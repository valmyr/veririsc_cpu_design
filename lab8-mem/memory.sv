==> flow/design.v <==
module memory #(
	parameter DWIDTH = 8,
	parameter AWIDTH = 5
)
(
	input logic		  clk	,
				  wr	,
			      	  rd	,
	input logic  [AWIDTH-1:0] addr	,
	inout logic  [DWIDTH-1:0] data	
);
	logic [7:0] memory [32];
	always_ff@(posedge clk)begin
		 memory[addr] <=  wr ? data : memory[addr];
	end
	assign data = rd ? memory[addr] : 'z;
endmodule
* From RTL to reports: memory
What the tools print for memory, step after step.
Line numbers count from 1 in the design file above.
Operators carry their Yosys type and port widths (W data, S select, Z words).
Library cell names are shortened.
The mark n/a stands for no value.
- Design top :: memory
- Clock input :: clk
- Cell library :: sky130hd
- Timing corner :: tt_025C_1v80

* Word-level counts
Yosys after proc, flatten, opt, wreduce and memory -nomap, before mapping. Enables and synchronous resets that opt folds into registers are not counted as muxes. Memory bits, and registers merged into a memory's read port (data or address), are not among the register bits. Print and check cells are not counted. Equal cells are merged and count once.
Memory sizes are those after Yosys's memory passes, which may raise the word count (mostly to a power of two), join words into wider ones and drop unused or constant bits.
- Multiplexer cells :: 2
** Operator list (number)
- $mux W8 :: 2
- Bits in registers :: 0
- Memory bits (writable) :: 256
- Memories :: 1
- Input port bits :: 8
- Output and inout port bits :: 8
** Memory list
- memory :: depth 32, width 8, rd ports 1, write ports 1, RTL line 12 : logic [7:0] memory [32];

* Depth
Longest topological path by Yosys (ltp), each cell counted once; first at word level (registers and memories cut), then after technology mapping (sequential cells cut; the memories' decode and read muxes count).
- Word-level depth :: 2
- ABC_AREA :: 0
- Gate-level depth with buffers :: 7

* Mapped cells and area
Source: synth_stat.txt of the flow (Yosys; design flattened, memories mapped). It holds for the ABC_AREA given above (unset counts as 0); a run with the other value may have another netlist.
** Cell types (number)
- edfxtp_1 :: 256
- mux2i_1 :: 128
- o22ai_1 :: 63
- buf_2 :: 23
- nor2_1 :: 29
- nor4_1 :: 16
- nand4bb_1 :: 6
- nand2_1 :: 11
- clkbuf_1 :: 10
- nand4b_1 :: 4
- buf_6 :: 3
- or4b_1 :: 3
- nor3_1 :: 4
- or3b_2 :: 2
- nand3b_1 :: 2
- or4b_4 :: 1
- nand2b_1 :: 2
- o22ai_2 :: 1
Not listed: further types 6, cells in them 6.
- Mapped cells :: 570
- Mapped area :: 10062.2 sq um
- Flip-flops :: 256
- Buffers :: 37

* Path before layout
OpenSTA on the mapped netlist: ideal clock, no wires. The path of least setup slack (recovery checks aside). Input and output delay are each 20% of the period. Register names are those of the netlist, which keeps one name where synthesis merged equal registers.
- Path kind :: input to output
- Start :: input port addr[1]
- End :: output port data[0]
- Period :: 5220 ps
- Output delay :: 1044 ps
- Launch time at the first pin :: 1044 ps
- Arrival :: 2514 ps
- Data required time :: 4176 ps
- Path slack :: 1662 ps
- Path delay :: 1470 ps
- Stages on the path :: 7
- Period reached after synthesis :: 3558 ps
"path delay" is the arrival time less input delay plus setup time.
At an output port there is no setup time.
"stages on the path" counts driving pins, that of a launching flip-flop among them; a cell with two outputs on the path counts twice.
"period reached after synthesis" is the clock period less the worst setup slack; recovery checks do not enter. This is arithmetic on one report: input and output delays are still those of the set period (20% each).
The rows between start and end are the longest chain of elaborated cells between them; the timing report does not say that the signal goes this way. Where chains are equally long, one stands for them.
Each line given opens the expression or statement behind the cell; cells for indexed reads and writes are added by Yosys, which also makes memories of some case tables.
The chain passes a memory read, where the word-level depth is cut; so it can be longer than that depth.
- Path through :: buf_2 -> buf_2 -> buf_2 -> mux2i_1 -> o22ai_1 -> nor4_1 -> nand2_1
- Cells in the longest elaborated chain :: 2
- Elaborated cells between the ends (all ways) :: 2
** RTL lines, path after synthesis
- start, declared :: RTL line 9 : input logic [AWIDTH-1:0] addr ,
- $mem_v2 Z32 W8 :: RTL line 12 : logic [7:0] memory [32];
- $mux W8 :: RTL line 16 : assign data = rd ? memory[addr] : 'z;
- end, declared :: RTL line 10 : inout logic [DWIDTH-1:0] data

* Path in the finished layout
Path of least setup slack in the final report of run 1 (OpenROAD, finished layout, wires in). Where an end is a register, its clock arrival counts in the times.
The path's times are printed in steps of 10 ps; the period is the one set.
- Path kind :: input to output
- Start :: input port addr[0]
- End :: output port data[3]
- Period :: 4000 ps
- Output delay :: 800 ps
- Launch time at the first pin :: 800 ps
- Arrival :: 3020 ps
- Data required time :: 3200 ps
- Path slack :: 180 ps
- Stages on the path :: 7
The rows between start and end are the longest chain of elaborated cells between them; the timing report does not say that the signal goes this way. Where chains are equally long, one stands for them.
The chain passes a memory read, where the word-level depth is cut; so it can be longer than that depth.
- Path through :: clkdlybuf4s50_1 -> buf_12 -> or4b_1 -> o22ai_1 -> nor4_1 -> buf_4 -> nand2_1
- Cells in the longest elaborated chain :: 2
- Elaborated cells between the ends (all ways) :: 2
** RTL lines, path after layout
- start, declared :: RTL line 9 : input logic [AWIDTH-1:0] addr ,
- $mem_v2 Z32 W8 :: RTL line 12 : logic [7:0] memory [32];
- $mux W8 :: RTL line 16 : assign data = rd ? memory[addr] : 'z;
- end, declared :: RTL line 10 : inout logic [DWIDTH-1:0] data

==> results <==
Below are 2 stored runs of the flow (Yosys, OpenROAD; platform sky130hd) on memory, each with its settings and what was measured, unordered. Constraints: input delay and output delay 20% of the set period each, output load 0.01 pF.
"achieved clock period" is the run's clock period less its worst setup slack. It is reckoned from that one timing run; input and output delays stay at 20% of the period that was set.
"worst setup path time" is the time allowed to the run's worst setup path (the clock period less input and output delay, where it has them) less its slack. Clock arrival times count: a late capture clock shortens it, a late launch clock lengthens it.
"worst setup path time" is given in steps of 10 ps.

** Run 1
- Settings :: period_ns=4.0; CORE_UTILIZATION=16; PLACE_DENSITY_LB_ADDON=0.09; CORE_ASPECT_RATIO=0.83; TNS_END_PERCENT=75; GPL_TIMING_DRIVEN=1; CTS_CLUSTER_SIZE=87; MIN_ROUTING_LAYER=met2; CAP_MARGIN=20; CORE_MARGIN=2; SLEW_MARGIN=20
- Die size :: 64,918.2 sq um
- Post-route worst hold slack :: 340 ps
- Worst setup path time :: 2,220 ps
- Worst path kind :: input to output
- Post-route setup TNS :: 0 ps
- Post-layout utilization :: 20.1 %
- Netlist area reported by Yosys :: 10,062.2 sq um
- Worst slack on setup checks :: 184 ps
- Achieved clock period :: 3,816 ps

** Run 2
- Settings :: period_ns=1.66; CORE_UTILIZATION=32; SETUP_SLACK_MARGIN=-0.14; PLACE_DENSITY_LB_ADDON=0.07; CORE_ASPECT_RATIO=1.39; CELL_PAD_IN_SITES_DETAIL_PLACEMENT=2; TNS_END_PERCENT=25; CTS_CLUSTER_SIZE=80; CAP_MARGIN=25; SLEW_MARGIN=40; MAX_ROUTING_LAYER=met5; CORE_MARGIN=2
- Post-layout utilization :: 45.6 %
- Post-route worst hold slack :: -109 ps
- Netlist area reported by Yosys :: 10,062.2 sq um
- Die size :: 32,898.3 sq um
- Achieved clock period :: 2,424 ps
- Post-route setup TNS :: -77,669 ps
- Worst setup path time :: 2,090 ps
- Worst path kind :: register to output
- Worst slack on setup checks :: -764 ps
